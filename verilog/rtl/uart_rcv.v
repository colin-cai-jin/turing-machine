==> flow/design.v <==
`timescale 1ns / 1ns
module threshold_counter
#(
	parameter WIDTH = 16
)
(
	nRst,
	clk,
	en,
	max,
	reach_max,
	is_zero,
	cnt
);
input nRst, clk;
input en;
input [WIDTH-1:0]max;
output reach_max;
output is_zero;
output [WIDTH-1:0]cnt;
reg [WIDTH-1:0]cnt;
assign reach_max = cnt >= max;
assign is_zero = cnt == {WIDTH {1'b0}};
always@(posedge clk or negedge nRst)
if (!nRst)
	cnt <= {WIDTH {1'b0}};
else if(en & !reach_max)
	cnt <= cnt + 1'b1;
else
	cnt <= {WIDTH {1'b0}};
endmodule
`timescale 1ns / 1ns
module uart_rcv
#(
	parameter SAMPLE_WIDTH_BITS = 15,
	parameter SAMPLE_BITS = 5
)
(
	nRst,
	clk,
	sample_width,  
	en_parity,
	odd_parity,
	data_bits,  
	en,
	data,
	parity_valid,
	RXD
);
input nRst, clk;
input [SAMPLE_WIDTH_BITS-1:0]sample_width;
input en_parity;
input odd_parity;
input [1:0]data_bits;
output en;
output [7:0]data;
output parity_valid;
input RXD;
wire en_sample, set_data_bit;
threshold_counter #(.WIDTH(SAMPLE_WIDTH_BITS)) U1
(
	.nRst(nRst),
	.clk(clk),
	.en(1'b1),
	.max(sample_width),
	.reach_max(set_data_bit),
	.is_zero(en_sample)
);
localparam SUM_BITS = $clog2(SAMPLE_BITS + 1);
localparam JUDGE_THRESHOLD = SAMPLE_BITS / 2;
localparam START_WAIT = JUDGE_THRESHOLD;
localparam START_WAIT_BITS = START_WAIT > 1 ? $clog2(START_WAIT) : 1;
reg [SAMPLE_BITS-1:0]samples;
reg [SUM_BITS-1:0]sum;
wire logic_level = sum > JUDGE_THRESHOLD;
integer i;
always@(*)
begin
	sum = {{(SUM_BITS-1){1'b0}}, samples[0]};
	for (i = 1;i < SAMPLE_BITS; i = i + 1)
	begin : sum_step
		sum = sum + {{(SUM_BITS-1){1'b0}}, samples[i]};
	end
end
always@(posedge clk or negedge nRst)
if (!nRst)
	samples <= {SAMPLE_BITS {1'b1}};
else if (en_sample)
	samples <= {RXD, samples[SAMPLE_BITS-1:1]};
localparam IDLE = 0,
	CHOOSE_START = 1,
	DATA = 2,
	PARITY = 3,
	SEND_RESULT = 4,
	STOP = 5;
reg [SUM_BITS-1:0] count_a_bit;
wire new_bit_moment = (count_a_bit == SAMPLE_BITS-1);
reg [2:0] index;
reg [START_WAIT_BITS-1:0] start_wait_cnt;
reg parity;
reg en;
reg [7:0] data;
reg parity_valid;
reg [2:0] cs, ns;
always@(posedge clk or negedge nRst)
if (!nRst)
	cs <= IDLE;
else
	cs <= ns;
always@(posedge clk or negedge nRst)
if (!nRst)
begin
	count_a_bit <= {SUM_BITS {1'b0}};
	index <= 3'd0;
	start_wait_cnt <= {START_WAIT_BITS {1'b0}};
	parity <= 1'b0;
	en <= 1'b0;
	data <= 8'd0;
	parity_valid <= 1'b1;
end
else
	case (cs)
		CHOOSE_START:
		begin
			count_a_bit <= {SUM_BITS {1'b0}};
			index <= 3'd0;
			if (en_sample)
				start_wait_cnt <= start_wait_cnt + 1'b1;
			parity <= odd_parity;
			en <= 1'b0;
			data <= 8'd0;
			parity_valid <= 1'b1;
		end
		DATA:
		begin
			if (set_data_bit)
			begin
				if (new_bit_moment)
				begin
					count_a_bit <= {SUM_BITS {1'b0}};
					index <= index + 1'b1;
					data[index] <= logic_level;
					parity <= parity ^ logic_level;
				end
				else
					count_a_bit <= count_a_bit + 1'b1;
			end
			start_wait_cnt <= {START_WAIT_BITS {1'b0}};
			en <= 1'b0;
			parity_valid <= 1'b1;
		end
		PARITY:
		begin
			index <= 3'd0;
			start_wait_cnt <= {START_WAIT_BITS {1'b0}};
			parity <= 1'b0;
			en <= 1'b0;
			if (en_sample)
			begin
				if (new_bit_moment)
				begin
					count_a_bit <= {SUM_BITS {1'b0}};
					parity_valid <= (logic_level == parity);
				end
				else
					count_a_bit <= count_a_bit + 1'b1;
			end
		end
		SEND_RESULT:
		begin
			index <= 3'd0;
			start_wait_cnt <= {START_WAIT_BITS {1'b0}};
			parity <= 1'b0;
			en <= 1'b1;
			if(en_parity)
				count_a_bit <= count_a_bit + 1'b1; 
		end
		STOP:
		begin
			index <= 3'd0;
			start_wait_cnt <= {START_WAIT_BITS {1'b0}};
			parity <= 1'b0;
			en <= 1'b0;
			if (en_sample)
			begin
				if (new_bit_moment)
				begin
					count_a_bit <= {SUM_BITS {1'b0}};
				end
				else
					count_a_bit <= count_a_bit + 1'b1;
			end
		end
		default:  
		begin
			count_a_bit <= {SUM_BITS {1'b0}};
			index <= 3'd0;
			start_wait_cnt <= {START_WAIT_BITS {1'b0}};
			parity <= 1'b0;
			en <= 1'b0;
			data <= 8'd0;
			parity_valid <= 1'b1;
		end
	endcase
always@(*)
	case (cs)
		IDLE:
			ns = logic_level ? IDLE : CHOOSE_START;
		CHOOSE_START:
			ns = (en_sample & start_wait_cnt >= (START_WAIT - 1)) ? DATA : CHOOSE_START;
		DATA:
			if (new_bit_moment & set_data_bit & index == {data_bits != 2'd0, data_bits} - 3'd1)
				if (en_parity)
					ns = PARITY;
				else
					ns = SEND_RESULT;
			else
				ns = DATA;
		PARITY:
			if (new_bit_moment & set_data_bit)
				ns = SEND_RESULT;
			else
				ns = PARITY;
		SEND_RESULT:
			ns = STOP;
		STOP:
			if (new_bit_moment & set_data_bit)
				ns = IDLE;
			else
				ns = STOP;
		default:
			ns = IDLE;
	endcase
endmodule
## Step by step through the tools: uart_rcv

The steps from the RTL of uart_rcv to its reports follow in flow order.
Lines are those of the file above, counted from 1.
Operators carry their Yosys type and port widths (W data, S select, Z words).
A cell with n/a has no value.

| design | value |
|---|---|
| top module | uart_rcv |
| clock | clk |
| cell library | sky130hd |
| corner | tt_025C_1v80 |

## After elaboration

Source: Yosys, flattened and elaborated, memories not mapped. Widths are those after wreduce. Registers that Yosys merges into a memory's read port (data or address) are not register bits. Print and check cells do not count. Equal cells are merged and count once.

| operators by class | value |
|---|---|
| $add $sub $neg | 10 |
| order comparisons | 3 |
| equal/unequal tests | 15 |
| shifts and indexed selects | 2 |
| multiplexer cells | 28 |
| bitwise gates (word level) | 9 |
| reduce/logical cells | 10 |

Operators with widths:

| operator | count |
|---|---|
| $mux W3 | 11 |
| $pmux W3 S6 | 1 |
| $pmux W8 S2 | 1 |
| $mux W8 | 2 |
| $add A15 B1 Y15 const B | 1 |
| $ge A15 B15 Y1 | 1 |
| $logic_not A15 Y1 | 1 |
| $mux W15 | 1 |
| $eq A3 B3 Y1 const B | 3 |
| $reduce_and A3 Y1 | 3 |
| $pmux W3 S3 | 1 |
| $shift A1 B4 Y8 | 1 |
| $shift A1 B4 Y8 const A | 1 |
| $ne A2 B1 Y1 const B | 4 |
| $and A8 B8 Y8 | 1 |
| $or A8 B8 Y8 | 1 |
| $not A8 Y8 | 1 |
| $mux W1 | 8 |
| $ne A2 B2 Y1 const B | 3 |
| $add A3 B1 Y3 | 2 |
| $add A3 B1 Y3 const B | 2 |
| $eq A3 B2 Y1 const B | 2 |
| $reduce_or A2 Y1 | 2 |
| $neg A3 Y4 | 1 |
| $pmux W1 S2 | 2 |
| $and A1 B1 Y1 | 3 |
| $add A2 B1 Y3 | 1 |
| $sub A3 B1 Y3 const B | 1 |

Not listed: further kinds 14, cells in them 15.

| storage and ports | value |
|---|---|
| flip-flop bits (word level) | 41 |
| output and inout port bits | 10 |
| word-level cells | 87 |

## Depth

Longest topological path by Yosys (ltp), each cell counted once; first at word level (registers and memories cut), then after technology mapping (sequential cells cut; the memories' decode and read muxes count).

| depth | value |
|---|---|
| depth after elaboration | 10 |
| ABC_AREA | 0 |
| mapped depth | 11 |
| mapped depth without buffers | 11 |

## After synthesis

Yosys stat after the flow's synthesis: flattened, memories mapped to cells. It holds for the ABC_AREA given above (unset counts as 0); a run with the other value may have another netlist.

Cells by type:

| cell | count | area in all (µm²) |
|---|---|---|
| sky130_fd_sc_hd__dfrtp_1 | 37 | 925.888 |
| sky130_fd_sc_hd__ha_1 | 26 | 325.312 |
| sky130_fd_sc_hd__dfstp_2 | 7 | 183.926 |
| sky130_fd_sc_hd__inv_1 | 34 | 127.622 |
| sky130_fd_sc_hd__nor2_1 | 28 | 105.101 |
| sky130_fd_sc_hd__nand3_1 | 17 | 85.082 |
| sky130_fd_sc_hd__nand2_1 | 22 | 82.579 |
| sky130_fd_sc_hd__xor2_1 | 9 | 78.826 |
| sky130_fd_sc_hd__o21ai_0 | 14 | 70.067 |
| sky130_fd_sc_hd__a21oi_1 | 12 | 60.058 |
| sky130_fd_sc_hd__xnor2_1 | 6 | 52.55 |
| sky130_fd_sc_hd__a32o_1 | 5 | 50.048 |
| sky130_fd_sc_hd__nand4_1 | 7 | 43.792 |
| sky130_fd_sc_hd__fa_1 | 2 | 40.038 |
| sky130_fd_sc_hd__and3_1 | 5 | 31.28 |
| sky130_fd_sc_hd__nand2b_1 | 5 | 31.28 |
| sky130_fd_sc_hd__o211ai_1 | 4 | 30.029 |
| sky130_fd_sc_hd__and2_1 | 4 | 25.024 |

Other cell types: 33; their cells: 51.

| mapped netlist | value |
|---|---|
| cell count | 295 |
| chip area (Yosys) | 2768.9 µm² |
| mapped flip-flops | 44 |
| buffer cells | 6 |

By module: a second synthesis without flattening, with its own total; a netlist apart from the flattened one above.

| second synthesis, totals | value |
|---|---|
| cell total of the unflattened synthesis | 287 |
| area (unflattened synthesis) | 2708.8 µm² |

Each row is one instance without its submodules.

Modules:

| module | times used | cells | area (µm²) | seq. area (µm²) |
|---|---|---|---|---|
| uart_rcv | 1 | 158 | 1584.0 | 734.5 |
| threshold_counter #(WIDTH=15) | 1 | 129 | 1124.8 | 375.4 |

## Path before layout

OpenSTA on the mapped netlist: ideal clock, no wires. The path of least setup slack (recovery checks aside). Input and output delay are each 20% of the period. Register names are those of the netlist, which keeps one name where synthesis merged equal registers.

| path post-synthesis | value |
|---|---|
| kind | input -> register |
| start point | in sample_width[0] |
| end point | reg count_a_bit[0] |
| period | 5.44 ns |
| input delay | 1.088 ns |
| setup time | 0.125 ns |
| launch time at the first pin | 1.088 ns |
| arrival time | 2.706 ns |
| slack | 2.609 ns |
| delay of the path | 1.743 ns |
| stages | 7 |
| synthesis period reached | 2.831 ns |

"delay of the path" = arrival - input delay + setup time.
"stages": output pins that drive a net of the path, with the launching flip-flop's if there is one; two outputs of one cell count as two.
"synthesis period reached" is the clock period less the worst setup slack; recovery checks do not enter. This is arithmetic on one report: input and output delays are still those of the set period (20% each).
Between the ends stands the longest chain of elaborated cells between them, by number of cells; it is not shown to be the way that was timed. Of several equally long chains one is given.
Each line given opens the expression or statement behind the cell; cells for indexed reads and writes are added by Yosys, which also makes memories of some case tables.
A register here has more assigning lines than the two given.

| on the way, post-synthesis | value |
|---|---|
| path through | sky130_fd_sc_hd__ha_1 -> sky130_fd_sc_hd__nand2b_1 -> sky130_fd_sc_hd__a211o_1 -> sky130_fd_sc_hd__a211oi_2 -> sky130_fd_sc_hd__o311ai_2 -> sky130_fd_sc_hd__o21ai_2 -> sky130_fd_sc_hd__mux2_4 |
| length of the longest elaborated chain | 3 |

RTL lines, path post-synthesis:

| item | line | text |
|---|---|---|
| start: declaration | 51 | `input [SAMPLE_WIDTH_BITS-1:0]sample_width;` |
| $ge A15 B15 Y1 | 22 | `assign reach_max = cnt >= max;` |
| $mux W3 | 136 | `if (set_data_bit)` |
| $pmux W3 S3 | 122 | `case (cs)` |
| end: assignment | 146 | `count_a_bit <= count_a_bit + 1'b1;` |
| end: assignment | 166 | `count_a_bit <= count_a_bit + 1'b1;` |
| end: declaration | 96 | `reg [SUM_BITS-1:0] count_a_bit;` |

## Worst path after layout

Path of least setup slack in the final report of job 1 (OpenROAD, finished layout, wires in). Where an end is a register, its clock arrival counts in the times.

| path post-layout | value |
|---|---|
| kind | input -> register |
| start point | in sample_width[0] |
| end point | reg count_a_bit[0] |
| period | 3.2 ns |
| input delay | 0.64 ns |
| setup time | 0.11 ns |
| launch time at the first pin | 0.64 ns |
| arrival time | 2.71 ns |
| slack | 0.69 ns |
| stages | 10 |

Between the ends stands the longest chain of elaborated cells between them, by number of cells; it is not shown to be the way that was timed. Of several equally long chains one is given.
A register here has more assigning lines than the two given.

| on the way, post-layout | value |
|---|---|
| path through | sky130_fd_sc_hd__dlygate4sd2_1 -> sky130_fd_sc_hd__ha_1 -> sky130_fd_sc_hd__nand2b_4 -> sky130_fd_sc_hd__a211o_1 -> sky130_fd_sc_hd__a211oi_4 -> sky130_fd_sc_hd__buf_6 -> sky130_fd_sc_hd__o311ai_4 -> sky130_fd_sc_hd__buf_6 -> sky130_fd_sc_hd__o21ai_4 -> sky130_fd_sc_hd__mux2_4 |
| length of the longest elaborated chain | 3 |

RTL lines, path post-layout:

| item | line | text |
|---|---|---|
| start: declaration | 51 | `input [SAMPLE_WIDTH_BITS-1:0]sample_width;` |
| $ge A15 B15 Y1 | 22 | `assign reach_max = cnt >= max;` |
| $mux W3 | 136 | `if (set_data_bit)` |
| $pmux W3 S3 | 122 | `case (cs)` |
| end: assignment | 146 | `count_a_bit <= count_a_bit + 1'b1;` |
| end: assignment | 166 | `count_a_bit <= count_a_bit + 1'b1;` |
| end: declaration | 96 | `reg [SUM_BITS-1:0] count_a_bit;` |

Subject: flow runs of uart_rcv

Hi,

Stored flow runs of uart_rcv (2 of them; Yosys, OpenROAD, sky130hd). They differ in their settings and are not a sequence. Constraints: input delay and output delay 20% of the set period each, output load 0.01 pF.
"achieved clock period" means the clock period less the worst setup slack. The figure is calculated, with input and output delays left at 20% of the set period.
"time on the worst setup path": the worst setup path's part of the clock period (all of it between registers, 20% less for each end at a port) less its slack. A launch clock that arrives late makes it longer, a capture clock that arrives late makes it shorter.
"overall power" rests on the timing tool's default activity at the inputs, not on a simulated workload.

#### Job 1

| setting | value |
|---|---|
| period_ns | `3.2` |
| SETUP_SLACK_MARGIN | `0.65` |
| CAP_MARGIN | `20` |
| CORE_MARGIN | `2` |
| CORE_UTILIZATION | `40` |
| SLEW_MARGIN | `20` |

| result | value |
|---|---|
| sum of negative setup slack | 0.000 ns |
| post-synthesis cell area | 2768.9 µm² |
| time on the worst setup path | 1.87 ns |
| type of the worst setup path | input -> register |
| full die area | 7603.8 µm² |
| standard-cell area after routing | 3726.1 µm² |
| achieved clock period | 2.514 ns |
| utilization of the finished layout | 55.1 % |
| worst slack on setup checks | 0.686 ns |
| overall power | 1976 µW |

#### Job 2

| setting | value |
|---|---|
| period_ns | `3.67` |
| CORE_UTILIZATION | `66` |
| SETUP_SLACK_MARGIN | `0.39` |
| PLACE_DENSITY_LB_ADDON | `0.1` |
| CORE_MARGIN | `5` |
| CELL_PAD_IN_SITES_GLOBAL_PLACEMENT | `3` |
| ABC_AREA | `0` |
| SLEW_MARGIN | `0` |
| CAP_MARGIN | `20` |

Unfinished; error FLW-0024 in placement.

Regards
