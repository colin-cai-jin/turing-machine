==> flow/design.v <==
`timescale 1ns / 1ns
module threshold_counter
#(
	parameter WIDTH = 16
)
(
	nRst,
	clk,
	en,
	max,
	reach_max,
	is_zero,
	cnt
);
input nRst, clk;
input en;
input [WIDTH-1:0]max;
output reach_max;
output is_zero;
output [WIDTH-1:0]cnt;
reg [WIDTH-1:0]cnt;
assign reach_max = cnt >= max;
assign is_zero = cnt == {WIDTH {1'b0}};
always@(posedge clk or negedge nRst)
if (!nRst)
	cnt <= {WIDTH {1'b0}};
else if(en & !reach_max)
	cnt <= cnt + 1'b1;
else
	cnt <= {WIDTH {1'b0}};
endmodule
`timescale 1ns / 1ns
module uart_snd
#(
	parameter BIT_WIDTH_BITS = 16
)
(
	nRst,
	clk,
	bit_width,  
	en_parity,
	odd_parity,
	data_bits,  
	en,
	data,
	TXD,
	can_snd
);
input nRst, clk;
input [BIT_WIDTH_BITS-1:0]bit_width;
input en_parity;
input odd_parity;
input [1:0]data_bits;
input en;
input [7:0]data;
output TXD;
output can_snd;
parameter IDLE = 0,
	START_BIT = 1,
	DATA_HIGH_BITS = 3,
	PARITY_BIT = 4,
	STOP_BIT = 5;
wire [BIT_WIDTH_BITS-1:0]cnt_bit;
reg [2:0] cs, ns;
reg TXD;
reg [2:0]index;
wire [2:0]index_add1 = index + 1'b1;
reg parity;
wire bit_over;
threshold_counter #(.WIDTH(BIT_WIDTH_BITS)) U1
(
	.nRst(nRst),
	.clk(clk),
	.en(cs != IDLE),
	.max(bit_width),
	.reach_max(bit_over),
	.cnt(cnt_bit)
);
reg can_snd;
always@(posedge clk or negedge nRst)
if (!nRst)
	can_snd <= 1'b1;
else
	case (cs)
		IDLE:
			can_snd <= 1'b1;
		STOP_BIT:
			if (cnt_bit < bit_width  - 'b10)
				can_snd <= 1'b0;
			else
				can_snd <= 1'b1;
		default:
			can_snd <= 1'b0;
	endcase	
always@(posedge clk or negedge nRst)
if (!nRst)
	cs <= IDLE;
else
	cs <= ns;
always@(posedge clk or negedge nRst)
if (!nRst)
	begin
	TXD <= 1'b1;
	index <= 3'd0;
	parity <= 1'b0;
	end
else
	case (ns)
		IDLE:
			TXD <= 1'b1;
		START_BIT:
		begin
			TXD <= 1'b0;
			parity <= odd_parity;
			index <= 3'd0;
		end
		DATA_HIGH_BITS:
		begin
			if (bit_over)
			begin
				parity <= parity ^ data[index];
				TXD <= data[index];
			end
			if (cnt_bit == 'b0)
				index <= index_add1;
		end
		PARITY_BIT:
			TXD <= parity; 
		STOP_BIT:
			TXD <= 1'b1;
		default:
			TXD <= 1'b1;
	endcase
always@(*)
case (cs)
IDLE:
	if (en)
		ns = START_BIT;
	else
		ns = IDLE;
START_BIT:
	if (bit_over)
		ns = DATA_HIGH_BITS; 
	else
		ns = START_BIT;
DATA_HIGH_BITS:
	if (bit_over && index == {data_bits != 2'b00, data_bits})
		ns = en_parity ? PARITY_BIT : STOP_BIT;
	else
		ns = DATA_HIGH_BITS;
PARITY_BIT:
	if (bit_over)
		ns = STOP_BIT;
	else
		ns = PARITY_BIT;
STOP_BIT:
	if (bit_over)
		ns = en ? START_BIT : IDLE;
	else
		ns = STOP_BIT;
default:
	ns = IDLE;
endcase
endmodule
**Tool chain data of uart_snd**

What the tools print for uart_snd, step after step.
Lines are those of the file above, counted from 1.
Operators carry their Yosys type and port widths (W data, S select, Z words).
Library cell names are shortened.
Not given: --

- Design top: uart_snd
- Clock: clk
- Library: sky130hd
- Corner: tt_025C_1v80

**After elaboration**

Counts by Yosys on the flattened word-level netlist (proc, flatten, opt, wreduce; memories kept). Register bits leave out memories and registers merged into their read ports (data or address). Print and check cells are left out.

- Register bits after elaboration: 25
- Output and inout bits: 2
- Word-level cells: 50

- Add/subtract/negate cells: 3
- $lt $le $gt $ge: 2
- Eq/ne operators: 10
- Shift operators: 1
- Muxes and demuxes: 17
- Bitwise gates (word level): 2
- Reduce/logical cells: 9

Operators with widths:

| operator | count |
|---|---|
| $lt A16 B32 Y1 | 1 |
| $sub A16 B2 Y17 const B | 1 |
| $add A16 B1 Y16 const B | 1 |
| $ge A16 B16 Y1 | 1 |
| $logic_not A16 Y1 | 1 |
| $mux W16 | 1 |
| $pmux W3 S5 | 1 |
| $eq A3 B3 Y1 const B | 3 |
| $mux W3 | 3 |
| $shiftx A8 B3 Y1 | 1 |
| $mux W1 | 7 |
| $eq A3 B1 Y1 const B | 2 |
| $eq A3 B2 Y1 const B | 2 |
| $pmux W3 S2 | 1 |
| $ne A2 B1 Y1 const B | 2 |
| $reduce_and A2 Y1 | 2 |
| $reduce_bool A2 Y1 | 2 |
| $pmux W1 S2 | 2 |
| $add A3 B1 Y3 const B | 1 |
| $eq A3 B3 Y1 | 1 |
| $logic_not A3 Y1 | 1 |
| $reduce_bool A3 Y1 | 1 |
| $pmux W1 S3 | 1 |
| $mux W2 | 1 |
| $and A1 B1 Y1 | 1 |
| $xor A1 B1 Y1 | 1 |
| $logic_and A1 B1 Y1 | 1 |
| $logic_not A1 Y1 | 1 |

**Depth**

Depth = most cells in a row (Yosys ltp): at word level without a register or memory, in the mapped netlist without a sequential cell, where the memories' decode and read muxes count.

- Depth after elaboration: 8
- ABC_AREA: 0
- Mapped depth: 13

**Synthesis result**

Source: synth_stat.txt of the flow (Yosys; design flattened, memories mapped). It holds for the ABC_AREA given above (unset counts as 0); a run with the other value may have another netlist.
The area totals of this step are shown rounded.

- Mapped cells: 279
- Mapped area: 2,426 µm²
- Mapped flip-flops: 25
- Buffer cells: 5

Cells by type:

| type | count | total area (µm²) |
|---|---|---|
| dfrtp_1 | 23 | 575.552 |
| ha_1 | 35 | 437.92 |
| xnor2_1 | 19 | 166.41 |
| nor2_1 | 32 | 120.115 |
| inv_1 | 26 | 97.594 |
| nand2_1 | 22 | 82.579 |
| xor2_1 | 9 | 78.826 |
| a21oi_1 | 13 | 65.062 |
| dfstp_2 | 2 | 52.55 |
| nand3_1 | 10 | 50.048 |
| o21ai_0 | 9 | 45.043 |
| nand4_1 | 7 | 43.792 |
| and4_1 | 4 | 35.034 |
| and3_1 | 5 | 31.28 |
| nor4_1 | 5 | 31.28 |
| a211oi_1 | 4 | 30.029 |
| mux2i_1 | 3 | 30.029 |
| mux4_1 | 1 | 26.275 |

Other cell types: 33; their cells: 50.
The figures by module come from a second, unflattened synthesis with its own total; it is not the netlist above.

- Cells (unflattened synthesis): 289
- Area (unflattened synthesis): 2,509 µm²

Each row is one instance without its submodules.

By module:

| module | instances | cells | area (µm²) | sequential area (µm²) |
|---|---|---|---|---|
| threshold_counter #(WIDTH=16) | 1 | 141 | 1,271 | 400.4 |
| uart_snd | 1 | 148 | 1,237 | 227.7 |

**Worst setup path after synthesis**

OpenSTA on the mapped netlist: ideal clock, no wires. The path of least setup slack (recovery checks aside). Input and output delay are each 20% of the period. Register names are those of the netlist, which keeps one name where synthesis merged equal registers.

- Path type: in2reg
- From: input port bit_width[5]
- To: register parity
- Period: 2.52 ns
- External input delay: 0.504 ns
- Arrival: 2.276 ns
- Required time: 2.402 ns
- Slack: 0.126 ns
- Path delay: 1.890 ns
- Driving pins on the path: 9
- Path buffers: 0
- Synthesis period reached: 2.394 ns

"path delay" = arrival - input delay + setup time.
"driving pins on the path" counts driving pins, that of a launching flip-flop among them; a cell with two outputs on the path counts twice.
"synthesis period reached" = period - worst setup slack (recovery checks aside). The figure is calculated, with input and output delays left at 20% of the set period.
The rows between start and end are the longest chain of elaborated cells between them; the timing report does not say that the signal goes this way. Where chains are equally long, one stands for them.
A line is the first line of the expression or statement that the cell stems from. Yosys adds cells for indexed reads and writes and turns some case tables into memories.
A register here has more assigning lines than the two given.

- Cells stage by stage: inv_1 -> ha_1 -> a211oi_1 -> nor2_1 -> a211oi_2 -> o21ai_2 -> a41oi_1 -> a22oi_1 -> o2bb2a_4
- Cells in the longest elaborated chain: 7

RTL lines, path after synthesis:

| item | line | source |
|---|---|---|
| start, declared | 50 | `input [BIT_WIDTH_BITS-1:0]bit_width;` |
| $ge A16 B16 Y1 | 22 | `assign reach_max = cnt >= max;` |
| $logic_and A1 B1 Y1 | 147 | `if (bit_over && index == {data_bits != 2'b00, data_bits})` |
| $mux W3 | 147 |  |
| $pmux W3 S5 | 135 | `case (cs)` |
| $eq A3 B2 Y1 | 108 | `case (ns)` |
| $reduce_bool A2 Y1 | -- |  |
| $reduce_and A2 Y1 | -- |  |
| end, assigned | 114 | `parity <= odd_parity;` |
| end, assigned | 121 | `parity <= parity ^ data[index];` |
| end, declared | 68 | `reg parity;` |

**Path in the finished layout**

Path of least setup slack in the final report of flow run A (OpenROAD, finished layout, wires in). Where an end is a register, its clock arrival counts in the times.

- Path type: in2reg
- From: input port bit_width[2]
- To: register TXD
- Period: 2.49 ns
- External input delay: 0.50 ns
- Arrival: 2.91 ns
- Required time: 2.71 ns
- Slack: -0.20 ns
- Driving pins on the path: 12
- Path buffers: 3

The rows between start and end are the longest chain of elaborated cells between them; the timing report does not say that the signal goes this way. Where chains are equally long, one stands for them.
A register here has more assigning lines than the two given.

- Cells stage by stage: dlygate4sd2_1 -> inv_2 -> ha_4 -> a211oi_2 -> o21ai_2 -> a211oi_2 -> buf_4 -> o21ai_4 -> buf_6 -> a32oi_2 -> o21ai_1 -> o32a_1
- Cells in the longest elaborated chain: 6

RTL lines, path after layout:

| item | line | source |
|---|---|---|
| start, declared | 50 | `input [BIT_WIDTH_BITS-1:0]bit_width;` |
| $ge A16 B16 Y1 | 22 | `assign reach_max = cnt >= max;` |
| $logic_and A1 B1 Y1 | 147 | `if (bit_over && index == {data_bits != 2'b00, data_bits})` |
| $mux W3 | 147 |  |
| $pmux W3 S5 | 135 | `case (cs)` |
| $eq A3 B3 Y1 | 108 | `case (ns)` |
| $pmux W1 S3 | 108 |  |
| end, assigned | 122 | `TXD <= data[index];` |
| end, assigned | 128 | `TXD <= parity;` |
| end, declared | 56 | `output TXD;` |

Some nets on the timed path still bear RTL names; the line given drives or declares the net.

Nets with RTL names, path after layout:

| net | line |
|---|---|
| ns[0] | 135 |

Below are 2 stored runs of the flow (Yosys, OpenROAD; platform sky130hd) on uart_snd, each with its settings and what was measured, unordered. Constraints: input delay and output delay 20% of the set period each, output load 0.01 pF.
By "time used up by the worst setup path" is meant the share of the clock period that the worst setup path is allowed (20% is reserved at inputs, 20% at outputs), minus its slack. Clock arrival times at its registers enter into it.
"overall power" is the tool's figure for a default switching activity; nothing was simulated.
Results are given in rounded form.

### Flow run A

Settings: `period_ns=2.49`, `CORE_UTILIZATION=58`, `SETUP_SLACK_MARGIN=-0.1`, `CORE_ASPECT_RATIO=1.77`, `CORE_MARGIN=3`, `TNS_END_PERCENT=25`, `ABC_AREA=0`, `CTS_CLUSTER_SIZE=35`, `MIN_ROUTING_LAYER=met1`, `CAP_MARGIN=20`, `SLEW_MARGIN=20`

- Setup TNS: -1.014 ns
- Smallest setup slack: -0.199 ns
- Overall power: 1.668 mW
- Time used up by the worst setup path: 2.19 ns
- Worst setup path kind: in2reg
- Netlist area reported by Yosys: 2,426 µm²
- Standard-cell area after routing: 3,511 µm²
- Total die area: 5,027 µm²

### Flow run B

Settings: `period_ns=2.47`, `CORE_UTILIZATION=26`, `PLACE_DENSITY=0.41`, `CORE_ASPECT_RATIO=0.65`, `ABC_AREA=0`, `GPL_TIMING_DRIVEN=1`, `GPL_ROUTABILITY_DRIVEN=1`, `CTS_CLUSTER_DIAMETER=44`, `SLEW_MARGIN=35`, `MAX_ROUTING_LAYER=met5`, `CAP_MARGIN=20`, `CORE_MARGIN=2`

- Netlist area reported by Yosys: 2,426 µm²
- Setup TNS: 0.000 ns
- Overall power: 1.756 mW
- Smallest setup slack: 0.058 ns
- Standard-cell area after routing: 3,686 µm²
- Total die area: 10,140 µm²
- Time used up by the worst setup path: 1.92 ns
- Worst setup path kind: in2reg
